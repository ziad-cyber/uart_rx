==> flow/design.v <==
module FSM (
input  wire Clk,
input  wire Rst, 
input  wire Rx_In,
input  wire [2:0] edge_cnt,
input  wire [3:0] bit_cnt,
input  wire stp_err,
input  wire strt_glitch,
input  wire par_err,
input  wire Par_En,
output reg  dat_samp_en,
output reg  enable,
output reg  Bit_Rst,
output reg  deser_en,
output reg  Data_Valid,
output reg  stp_chk_en,
output reg  strt_chk_en,
output reg  par_chk_en
);
localparam IDLE       = 3'b000;
localparam Start      = 3'b001;
localparam Data       = 3'b010;
localparam Parity     = 3'b011;
localparam Stop       = 3'b100;
localparam Valid_Data = 3'b101;
reg [2:0] state , next_state;
always @ (posedge Clk or negedge Rst)
    begin
        if (!Rst)
            state <= IDLE;
        else 
            state <= next_state;
    end 
always @ (*)
    begin
        case (state)    
            IDLE  :     begin
                            if (Rx_In == 0)
                                next_state = Start;
                            else 
                                next_state = IDLE;
                        end
            Start  :    begin
                            if (strt_glitch == 1'b0 && edge_cnt==3'd7)
                                next_state = Data;
                            else if (strt_glitch == 1'b1 && edge_cnt==3'd7)
                                next_state = IDLE;
                            else 
                                next_state = Start;
                        end
            Data   :    begin
                            if (bit_cnt == 4'd9 && Par_En ==0)
                                next_state = Stop;
                            else if (bit_cnt == 4'd9 && Par_En ==1)
                                next_state = Parity;
                            else 
                                next_state = Data;
                        end
            Parity :    begin
                            if (par_err == 1'b0 && edge_cnt==3'd7)
                                next_state = Stop;
                            else if (par_err == 1'b1 && edge_cnt==3'd7)
                                next_state = IDLE;
                            else 
                                next_state = Parity;
                        end
            Stop   :    begin
                            if (stp_err == 1'b0 && edge_cnt==3'd7)
                                next_state = Valid_Data;
                            else if (stp_err == 1'b1 && edge_cnt==3'd7)
                                next_state = IDLE;
                            else 
                                next_state = Stop;
                        end
            Valid_Data:begin
                            if (Rx_In == 1'b0)
                                next_state = Start ;
                            else 
                                next_state = IDLE;
                       end
            default:begin
                            next_state = IDLE;
                    end
        endcase
    end
always @ (*)
    begin
        dat_samp_en = 1'b0;
        enable      = 1'b0;
        Bit_Rst     = 1'b0;
        deser_en    = 1'b0;
        Data_Valid  = 1'b0;
        stp_chk_en  = 1'b0;
        strt_chk_en = 1'b0;
        par_chk_en  = 1'b0;
        case (state)
            IDLE :      begin
                            if (Rx_In == 0)
                                begin
                                    dat_samp_en = 1'b1;
                                    enable      = 1'b1;  
                                    Bit_Rst     = 1'b1;
                                end
                            else
                                begin
                                    dat_samp_en = 1'b0;
                                    enable      = 1'b0;  
                                    Bit_Rst     = 1'b1;
                                end
                        end
            Start  :    begin
                            dat_samp_en = 1'b1;
                            enable      = 1'b1;
                            Bit_Rst     = 1'b0;
                            if (edge_cnt == 3'd5 )
                                strt_chk_en = 1'b1 ;
                            else 
                                strt_chk_en = 1'b0 ;
                        end
            Data   :    begin
                            dat_samp_en = 1'b1;
                            enable      = 1'b1;
                            if (edge_cnt == 3'd6 )
                                deser_en = 1'b1 ;
                            else 
                                deser_en = 1'b0 ;
                        end
            Parity :    begin
                            dat_samp_en = 1'b1;
                            enable      = 1'b1;
                            if (edge_cnt == 3'd5 )
                                par_chk_en  = 1'b1 ;
                            else 
                                par_chk_en  = 1'b0 ;
                        end
            Stop   :    begin
                            dat_samp_en = 1'b1;
                            enable      = 1'b1;
                            if (edge_cnt == 3'd5 )
                                stp_chk_en  = 1'b1 ;
                            else 
                                stp_chk_en  = 1'b0 ;
                        end
            Valid_Data: begin
                            dat_samp_en = 1'b0;
                            Data_Valid  = 1'b1;
                            if (Rx_In == 1'b0)
                                begin
                                    enable      = 1'b1;
                                    Bit_Rst     = 1'b1;
                                end
                            else
                                begin
                                    enable      = 1'b0;
                                    Bit_Rst     = 1'b1;
                                end
                        end
            default   : begin
                            dat_samp_en = 1'b0;
                            enable      = 1'b0;
                            deser_en    = 1'b0;
                            Data_Valid  = 1'b0;
                            stp_chk_en  = 1'b0;
                            strt_chk_en = 1'b0;
                            par_chk_en  = 1'b0;
                        end
        endcase  
    end
endmodule
module ParityCheck (
input  wire Clk,
input  wire Rst,
input  wire sampled_bit,
input  wire [7:0] Data,
input  wire par_chk_en,
input  wire Par_Typ,
output reg  par_err
);
reg even_parity;
reg odd_parity;
always @ (posedge Clk or negedge Rst)
    begin
        if (!Rst)
            par_err <= 1'b0;
        else if (par_chk_en)
            begin
                if (Par_Typ)
                    begin
                        if (odd_parity == sampled_bit)
                            par_err <= 1'b0;
                        else 
                            par_err <= 1'b1;
                    end
                else 
                    begin
                        if (even_parity == sampled_bit)
                            par_err <= 1'b0;
                        else
                            par_err <= 1'b1;
                    end
            end
        else 
            par_err <= 1'b0;
    end
always @ (posedge Clk or negedge Rst)
    begin
        if (!Rst)
            begin
                even_parity <= 1'b0;
                odd_parity <= 1'b0;
            end
        else 
            begin
                even_parity <= (^Data);
                odd_parity <= ~(^Data);
            end
    end
endmodule
module StopCheck (
input  wire Clk,
input  wire Rst,
input  wire sampled_bit,
input  wire stp_chk_en,
output reg stp_err
);
always @ (posedge Clk or negedge Rst)
    begin
        if (!Rst)
            stp_err <= 1'b0;
        else if (stp_chk_en)
            begin
                if (sampled_bit == 1'b0)
                    stp_err <= 1'b1;
                else 
                    stp_err <= 1'b0;
            end
        else 
            stp_err <= 1'b0;
    end
endmodule
module StrtCheck (
input  wire Clk,
input  wire Rst,
input  wire sampled_bit,
input  wire strt_chk_en,
output reg  strt_glitch
);
always @ (posedge Clk or negedge Rst)
    begin
        if (!Rst)
            strt_glitch <= 1'b0;
        else if (strt_chk_en)
            begin
                if (sampled_bit == 1'b0)
                    strt_glitch <= 1'b1;
                else 
                    strt_glitch <= 1'b0;
            end
        else 
            strt_glitch <= 1'b0;
    end
endmodule
module UART_RX (
input  wire CLK,
input  wire RST,
input  wire RX_IN,
input  wire PAR_EN, 
input  wire PAR_TYP,
output reg  data_valid,
output reg  [7:0] P_DATA
);
wire [2:0] edge_cnt_U;
wire [3:0] bit_cnt_U;
wire stp_err_U;
wire strt_glitch_U;
wire par_err_U;
wire dat_samp_en_U;
wire enable_U;
wire Bit_Rst_U;
wire deser_en_U;
wire stp_chk_en_U;
wire strt_chk_en_U;
wire par_chk_en_U;
wire sampled_bit_U;
wire [7:0] P_data_U;
wire data_valid_U;
FSM U0 (
.Clk (CLK),
.Rst (RST), 
.Rx_In(RX_IN),
.edge_cnt(edge_cnt_U),
.bit_cnt(bit_cnt_U),
.stp_err(stp_err_U),
.strt_glitch(strt_glitch_U),
.par_err(par_err_U),
.Par_En(PAR_EN),
.dat_samp_en(dat_samp_en_U),
.enable(enable_U),
.Bit_Rst(Bit_Rst_U),
.deser_en(deser_en_U),
.Data_Valid(data_valid_U),
.stp_chk_en(stp_chk_en_U),
.strt_chk_en(strt_chk_en_U),
.par_chk_en(par_chk_en_U)
);
edge_bit_counter U1 (
.Clk(CLK),
.Rst(RST),  
.enable_E(enable_U),
.Bit_Rst_E(Bit_Rst_U),
.bit_cnt(bit_cnt_U),
.edge_cnt(edge_cnt_U)
);
data_sampling U2 (
.Clk (CLK),
.Rst(RST),
.RX_IN_D(RX_IN),
.data_samp_en(dat_samp_en_U),
.edge_cnt(edge_cnt_U),
.sampled_bit(sampled_bit_U)
);
deserializer U3 (
.Clk (CLK),
.Rst(RST),
.sampled_bit(sampled_bit_U),
.deser_en(deser_en_U),
.P_data(P_data_U)
);
StopCheck U4 (
.Clk(CLK),
.Rst(RST),
.sampled_bit(sampled_bit_U),
.stp_chk_en(stp_chk_en_U),
.stp_err(stp_err_U)
);
StrtCheck U5 (
.Clk(CLK),
.Rst(RST),
.sampled_bit(sampled_bit_U),
.strt_chk_en(strt_chk_en_U),
.strt_glitch(strt_glitch_U)
);
ParityCheck U6 (
.Clk(CLK),
.Rst(RST),
.sampled_bit(sampled_bit_U),
.Data(P_data_U),
.par_chk_en(par_chk_en_U),
.Par_Typ(PAR_TYP),
.par_err(par_err_U)
);
always @ (*)
    begin
        P_DATA = P_data_U;
        data_valid = data_valid_U;
    end
endmodule
module data_sampling (
input  wire Clk,
input  wire Rst,
input  wire RX_IN_D,
input  wire data_samp_en,
input  wire [2:0] edge_cnt,
output reg  sampled_bit
);
reg [1:0] sampled;
always @ (posedge Clk or negedge Rst)
    begin
        if (!Rst)
            begin
                sampled <= 2'b0;
                sampled_bit <= 1'b0;
            end
        else if (data_samp_en) 
            begin
                case (edge_cnt) 
                    3'd3    :   begin
                                    sampled[0]  <= RX_IN_D;
                                    sampled[1]  <= sampled[1];
                                    sampled_bit <= 1'b0;
                                end
                    3'd4    :   begin
                                    sampled[0]  <= sampled[0];
                                    sampled[1]  <= RX_IN_D;
                                    sampled_bit <= 1'b0;
                                end
                    3'd5    :   begin
                                    sampled[0]  <= sampled[0];
                                    sampled[1]  <= sampled[1];
                                    sampled_bit <= (RX_IN_D & sampled[0]) | (sampled[1] & sampled[0]) | (RX_IN_D & sampled[1]);
                                end
                    default : begin
                                    sampled[0]  <= 1'b0;
                                    sampled[1]  <= 1'b0;
                                    sampled_bit <= 1'b0;
                                end 
                endcase
            end
            else
                begin
                    sampled <= 2'b0;
                    sampled_bit <= 1'b0;                    
                end
    end
endmodule
module deserializer (
input  wire Clk,
input  wire Rst,
input  wire sampled_bit,
input  wire deser_en,
output reg  [7:0] P_data
);
reg [7:0] Shift_Register;
integer i;
always @ (posedge Clk or negedge Rst)
    begin
        if (!Rst)
            begin
                Shift_Register <= 8'd0;
            end
        else if (deser_en)
            begin
                Shift_Register [7] <= sampled_bit;
                for (i =7 ; i>0 ; i=i-1 )
                   Shift_Register [i-1] <= Shift_Register [i] ;
            end
        else 
            begin
                Shift_Register <= Shift_Register;
            end
    end
always @ (*)
    begin
        P_data = Shift_Register;
    end
endmodule
module edge_bit_counter (
input  wire Clk,
input  wire Rst,  
input  wire enable_E,
input  wire Bit_Rst_E,
output reg  [3:0]  bit_cnt,
output reg  [2:0]  edge_cnt
);
reg  [3:0]  bit_counter;
reg  [2:0]  edge_counter;
always @ (posedge Clk or negedge Rst )
    begin
        if (!Rst)
            begin
               edge_counter <= 3'd0; 
               bit_counter  <= 4'd0;
            end
        else if (enable_E == 1'b0 && Bit_Rst_E == 1'b1 )
            bit_counter <= 1'b0;
        else if (enable_E == 1'b1 && Bit_Rst_E == 1'b0)
            begin
                if (edge_counter == 3'd6)
                    begin
                        bit_counter <= bit_counter + 1'b1; 
                        edge_counter <= edge_counter + 1'b1;         
                    end
                else if (edge_counter == 3'd7)
                    edge_counter <= 3'd0;
                else
                    edge_counter <= edge_counter + 1'b1;
            end 
        else if (enable_E == 1'b1 && Bit_Rst_E == 1'b1)
            begin
                bit_counter <= 1'b0;
                edge_counter <= edge_counter + 1'b1;
            end
    end
always @ (*)
    begin
        bit_cnt  =bit_counter;
        edge_cnt =edge_counter;
    end
endmodule 
Step by step through the tools: UART_RX
Tool output for the design above, in the order of the flow.
Lines are those of the file above, counted from 1.
Operators: Yosys type, input widths -> output width; for muxes data width and select width s.
Library cell names are shortened.
{"block": "inputs", "top": "UART_RX", "clock": "CLK", "cell_library": "sky130hd", "lib_corner": "tt_025C_1v80"}

Elaborated design
Counts by Yosys on the flattened word-level netlist (proc, flatten, opt, wreduce; memories kept). Register bits leave out memories and registers merged into their read ports (data or address). Print and check cells are left out.
{"block": "op_classes", "n_mux": 42, "addsub": 2, "reduce_logical": 21, "eq_ne": 16, "n_logic": 13}
{"block": "op_table", "operator": "$mux 3", "n": 9}
{"block": "op_table", "operator": "$mux 1", "n": 23}
{"block": "op_table", "operator": "$eq 3x3->1 const B", "n": 6}
{"block": "op_table", "operator": "$mux 4", "n": 4}
{"block": "op_table", "operator": "$pmux 3 s5", "n": 1}
{"block": "op_table", "operator": "$logic_and 1x1->1", "n": 11}
{"block": "op_table", "operator": "$eq 3x2->1 const B", "n": 3}
{"block": "op_table", "operator": "$not 1->1", "n": 8}
{"block": "op_table", "operator": "$reduce_xor 8->1", "n": 1}
{"block": "op_table", "operator": "$pmux 1 s2", "n": 4}
{"block": "op_table", "operator": "$reduce_or 2->1", "n": 3}
{"block": "op_table", "operator": "$ne 2x2->1 const B", "n": 2}
{"block": "op_table", "operator": "$reduce_and 2->1", "n": 2}
{"block": "op_table", "operator": "$add 4x1->4 const B", "n": 1}
{"block": "op_table", "operator": "$eq 4x4->1 const B", "n": 1}
{"block": "op_table", "operator": "$reduce_or 4->1", "n": 1}
{"block": "op_table", "operator": "$and 1x1->1", "n": 3}
{"block": "op_table", "operator": "$add 3x1->3 const B", "n": 1}
{"block": "op_table", "operator": "$eq 3x1->1 const B", "n": 1}
{"block": "op_table", "operator": "$ne 3x2->1 const B", "n": 1}
{"block": "op_table", "operator": "$logic_not 3->1", "n": 1}
{"block": "op_table", "operator": "$reduce_bool 3->1", "n": 1}
{"block": "op_table", "operator": "$eq 1x1->1", "n": 2}
{"block": "op_table", "operator": "$or 1x1->1", "n": 2}
{"block": "op_table", "operator": "$reduce_bool 2->1", "n": 1}
{"block": "op_table", "operator": "$mux 2", "n": 1}
{"block": "word_totals", "word_cells": 113, "out_inout_bits": 9, "inputBits": 5, "register_bits": 26}

Longest topological paths
Depth = most cells in a row (Yosys ltp): at word level without a register or memory, in the mapped netlist without a sequential cell, where the memories' decode and read muxes count.
{"block": "depth", "depth_word": 7, "abc_area": 0, "depth_mapped": 5, "mapped_depth_nobuf": 5}

After synthesis
Source: synth_stat.txt of the flow (Yosys; design flattened, memories mapped). It holds for the ABC_AREA given above (unset counts as 0); a run with the other value may have another netlist.
{"block": "mapped", "seqArea_um2": 726.9, "stdcells": 121, "n_buf": 1, "ffs": 29, "mapped_area_um2": 1421.4}
{"block": "types", "cell": "dfrtp_1", "n": 28, "type_area_um2": 700.672}
{"block": "types", "cell": "mux2_2", "n": 10, "type_area_um2": 112.608}
{"block": "types", "cell": "ha_1", "n": 8, "type_area_um2": 100.096}
{"block": "types", "cell": "xnor2_1", "n": 7, "type_area_um2": 61.309}
{"block": "types", "cell": "inv_1", "n": 9, "type_area_um2": 33.782}
{"block": "types", "cell": "o21ai_0", "n": 6, "type_area_um2": 30.029}
{"block": "types", "cell": "dfstp_2", "n": 1, "type_area_um2": 26.275}
{"block": "types", "cell": "nand2_1", "n": 7, "type_area_um2": 26.275}
{"block": "types", "cell": "o22ai_1", "n": 4, "type_area_um2": 25.024}
{"block": "types", "cell": "a21boi_0", "n": 3, "type_area_um2": 22.522}
{"block": "types", "cell": "nor4_4", "n": 1, "type_area_um2": 21.27}
{"block": "types", "cell": "mux2i_1", "n": 2, "type_area_um2": 20.019}
{"block": "types", "cell": "nand3_2", "n": 2, "type_area_um2": 20.019}
{"block": "types", "cell": "nor3_1", "n": 4, "type_area_um2": 20.019}
{"block": "types", "cell": "or3_1", "n": 3, "type_area_um2": 18.768}
{"block": "types", "cell": "xor2_1", "n": 2, "type_area_um2": 17.517}
{"block": "types", "cell": "o31ai_1", "n": 2, "type_area_um2": 15.014}
{"block": "types", "cell": "or4_1", "n": 2, "type_area_um2": 15.014}
Not listed: further types 17, cells in them 20.
By module: a second synthesis without flattening, with its own total; a netlist apart from the flattened one above.
{"block": "hier_totals", "hier_cells": 116, "area_unflattened_um2": 1421.4}
Rows give one instance, submodules left out.
{"block": "modules", "module": "edge_bit_counter", "cells": 33, "mod_area_um2": 360.3, "mod_seq_area_um2": 175.2, "n_inst": 1}
{"block": "modules", "module": "deserializer", "cells": 17, "mod_area_um2": 331.6, "mod_seq_area_um2": 200.2, "n_inst": 1}
{"block": "modules", "module": "FSM", "cells": 34, "mod_area_um2": 325.3, "mod_seq_area_um2": 151.4, "n_inst": 1}
{"block": "modules", "module": "ParityCheck", "cells": 14, "mod_area_um2": 170.2, "mod_seq_area_um2": 75.1, "n_inst": 1}
{"block": "modules", "module": "data_sampling", "cells": 14, "mod_area_um2": 156.4, "mod_seq_area_um2": 75.1, "n_inst": 1}
{"block": "modules", "module": "StopCheck", "cells": 2, "mod_area_um2": 38.8, "mod_seq_area_um2": 25.0, "n_inst": 1}
{"block": "modules", "module": "StrtCheck", "cells": 2, "mod_area_um2": 38.8, "mod_seq_area_um2": 25.0, "n_inst": 1}
{"block": "modules", "module": "UART_RX", "cells": 0, "mod_area_um2": 0.0, "mod_seq_area_um2": 0.0, "n_inst": 1}

Path before layout
OpenSTA on the mapped netlist: ideal clock, no wires. The path of least setup slack (recovery checks aside). Input and output delay are each 20% of the period. Register names are those of the netlist, which keeps one name where synthesis merged equal registers.
{"block": "synth_path", "path_type": "register to register", "start": "reg U1.edge_counter[0]", "end": "reg U3.Shift_Register[0]", "launch_ps": 0, "required_time_ps": 3165, "t_arrival_ps": 1407, "path_buffers": 0, "period_ps": 3290, "delay_ps": 1532, "stages": 6, "path_slack_ps": 1759, "setup_ps": 125, "period_less_setup_slack_ps": 1531}
"delay_ps" is the arrival time less input delay plus setup time.
"stages" counts driving pins, that of a launching flip-flop among them; a cell with two outputs on the path counts twice.
"period_less_setup_slack_ps" is the clock period less the worst setup slack; recovery checks do not enter. This is arithmetic on one report: input and output delays are still those of the set period (20% each).
Between the ends stands the longest chain of elaborated cells between them, by number of cells; it is not shown to be the way that was timed. Of several equally long chains one is given.
Each line given opens the expression or statement behind the cell; cells for indexed reads and writes are added by Yosys, which also makes memories of some case tables.
A register here has more assigning lines than the two given.
{"block": "synth_via", "cell_sequence": "dfrtp_1 > inv_1 > ha_1 > and2_1 > nand2_1 > mux2_2", "elab_chain_cells": 3, "cone_cells": 3, "cone_classes": "1 x eq/ne; 2 x mux"}
{"block": "synth_rtl", "item": "from (decl)", "line_no": 446, "text": "reg  [2:0]  edge_counter;"}
{"block": "synth_rtl", "item": "from (assign)", "line_no": 461, "text": "edge_counter <= edge_counter + 1'b1;"}
{"block": "synth_rtl", "item": "from (assign)", "line_no": 466, "text": "edge_counter <= edge_counter + 1'b1;"}
{"block": "synth_rtl", "item": "$eq 3x3->1", "line_no": 123, "text": "if (edge_cnt == 3'd6 )"}
{"block": "synth_rtl", "item": "$mux 1", "line_no": 123}
{"block": "synth_rtl", "item": "$mux 1", "line_no": 96, "text": "case (state)"}
{"block": "synth_rtl", "item": "to (assign)", "line_no": 425, "text": "Shift_Register [i-1] <= Shift_Register [i] ;"}
{"block": "synth_rtl", "item": "to (assign)", "line_no": 429, "text": "Shift_Register <= Shift_Register;"}
{"block": "synth_rtl", "item": "to (decl)", "line_no": 413, "text": "reg [7:0] Shift_Register;"}

Path in the finished layout
From the final timing report of job 1: the path of least setup slack in the routed layout; clock arrival at registers is part of the times.
The path's times are printed in steps of 10 ps; the period is the one set.
{"block": "layout_path", "path_type": "register to register", "start": "reg U1.edge_counter[0]", "end": "reg U3.Shift_Register[4]", "t_arrival_ps": 1960, "path_slack_ps": 250, "stages": 6, "period_ps": 2000, "path_buffers": 0, "launch_ps": 320, "required_time_ps": 2220, "setup_ps": 110}
Between the ends stands the longest chain of elaborated cells between them, by number of cells; it is not shown to be the way that was timed. Of several equally long chains one is given.
A register here has more assigning lines than the two given.
{"block": "layout_via", "cell_sequence": "dfrtp_1 > inv_1 > ha_1 > and2_1 > nand2_1 > mux2_2", "elab_chain_cells": 3, "cone_cells": 3, "cone_classes": "1 x eq/ne; 2 x mux"}
{"block": "layout_rtl", "item": "from (decl)", "line_no": 446, "text": "reg  [2:0]  edge_counter;"}
{"block": "layout_rtl", "item": "from (assign)", "line_no": 461, "text": "edge_counter <= edge_counter + 1'b1;"}
{"block": "layout_rtl", "item": "from (assign)", "line_no": 466, "text": "edge_counter <= edge_counter + 1'b1;"}
{"block": "layout_rtl", "item": "$eq 3x3->1", "line_no": 123, "text": "if (edge_cnt == 3'd6 )"}
{"block": "layout_rtl", "item": "$mux 1", "line_no": 123}
{"block": "layout_rtl", "item": "$mux 1", "line_no": 96, "text": "case (state)"}
{"block": "layout_rtl", "item": "to (assign)", "line_no": 425, "text": "Shift_Register [i-1] <= Shift_Register [i] ;"}
{"block": "layout_rtl", "item": "to (assign)", "line_no": 429, "text": "Shift_Register <= Shift_Register;"}
{"block": "layout_rtl", "item": "to (decl)", "line_no": 413, "text": "reg [7:0] Shift_Register;"}

FLOW RESULTS
============

Below are 2 stored runs of the flow (Yosys, OpenROAD; platform sky130hd) on UART_RX, each with its settings and what was measured, unordered. Constraints: input delay and output delay 20% of the set period each, output load 0.01 pF.
"period_less_ws_ps" means the clock period less the worst setup slack. The figure is calculated, with input and output delays left at 20% of the set period.
By "timing.worst_path_ps" is meant the share of the clock period that the worst setup path is allowed (20% is reserved at inputs, 20% at outputs), minus its slack. Clock arrival times at its registers enter into it.
"fin_power_uw" is the tool's figure for a default switching activity; nothing was simulated.
"timing.worst_path_ps" is known to 10 ps.

Job 1
==> flow/run.sh <==
#!/bin/bash
# the make line also repeats the synthesis and layout settings of config.mk as NAME=value (left out here)
make -C /OpenROAD-flow-scripts/flow DESIGN_CONFIG=/design/flow/config.mk WORK_HOME=/design/flow/orfs CLKGATE_MAP_FILE= finish
==> flow/config.mk <==
export PLATFORM = sky130hd
export DESIGN_NAME = UART_RX
export DESIGN_NICKNAME = UART_RX
export VERILOG_FILES = /design/flow/design.v
export SDC_FILE = /design/flow/constraint.sdc
export NUM_CORES = 4
export LEC_CHECK = 0
export CAP_MARGIN = 20
export CELL_PAD_IN_SITES_GLOBAL_PLACEMENT = 1
export CORE_MARGIN = 2
export CORE_UTILIZATION = 53
export GPL_TIMING_DRIVEN = 0
export MAX_ROUTING_LAYER = met4
export PLACE_DENSITY_LB_ADDON = 0.16
export SLEW_MARGIN = 20
==> flow/constraint.sdc <==
create_clock -name core_clock -period 2.0 [get_ports {CLK}]
set_input_delay 0.4000 -clock core_clock [delete_from_list [all_inputs] [get_ports {CLK}]]
set_output_delay 0.4000 -clock core_clock [all_outputs]
set_load 0.01 [all_outputs]

==> results of job 1, as JSON <==
{
  "post_route_util_frac": 0.668,
  "setup_ws_ps": 255,
  "timing.worst_path_ps": 1750,
  "critical_path_kind": "register to register",
  "fin_power_uw": 1237,
  "period_less_ws_ps": 1745,
  "synthArea_um2": 1421.4,
  "total_negative_slack_ps": 0,
  "final_cell_area_um2": 1669.1,
  "total_die_area_um2": 3112.0
}

Job 2
==> flow/run.sh <==
#!/bin/bash
# the make line also repeats the synthesis and layout settings of config.mk as NAME=value (left out here)
make -C /OpenROAD-flow-scripts/flow DESIGN_CONFIG=/design/flow/config.mk WORK_HOME=/design/flow/orfs CLKGATE_MAP_FILE= finish
==> flow/config.mk <==
export PLATFORM = sky130hd
export DESIGN_NAME = UART_RX
export DESIGN_NICKNAME = UART_RX
export VERILOG_FILES = /design/flow/design.v
export SDC_FILE = /design/flow/constraint.sdc
export NUM_CORES = 4
export LEC_CHECK = 0
export CAP_MARGIN = 5
export CORE_MARGIN = 2
export CORE_UTILIZATION = 62
export CTS_CLUSTER_DIAMETER = 120
export GPL_TIMING_DRIVEN = 1
export MIN_ROUTING_LAYER = met2
export PLACE_DENSITY = 0.49
export SLEW_MARGIN = 10
export TNS_END_PERCENT = 20
==> flow/constraint.sdc <==
create_clock -name core_clock -period 1.35 [get_ports {CLK}]
set_input_delay 0.2700 -clock core_clock [delete_from_list [all_inputs] [get_ports {CLK}]]
set_output_delay 0.2700 -clock core_clock [all_outputs]
set_load 0.01 [all_outputs]

==> results of job 2, as JSON <==
{
  "post_route_util_frac": 0.886,
  "setup_ws_ps": -100,
  "timing.worst_path_ps": 1450,
  "critical_path_kind": "register to register",
  "fin_power_uw": 1689,
  "period_less_ws_ps": 1450,
  "synthArea_um2": 1421.4,
  "total_negative_slack_ps": -828,
  "final_cell_area_um2": 1941.9,
  "total_die_area_um2": 2691.5
}
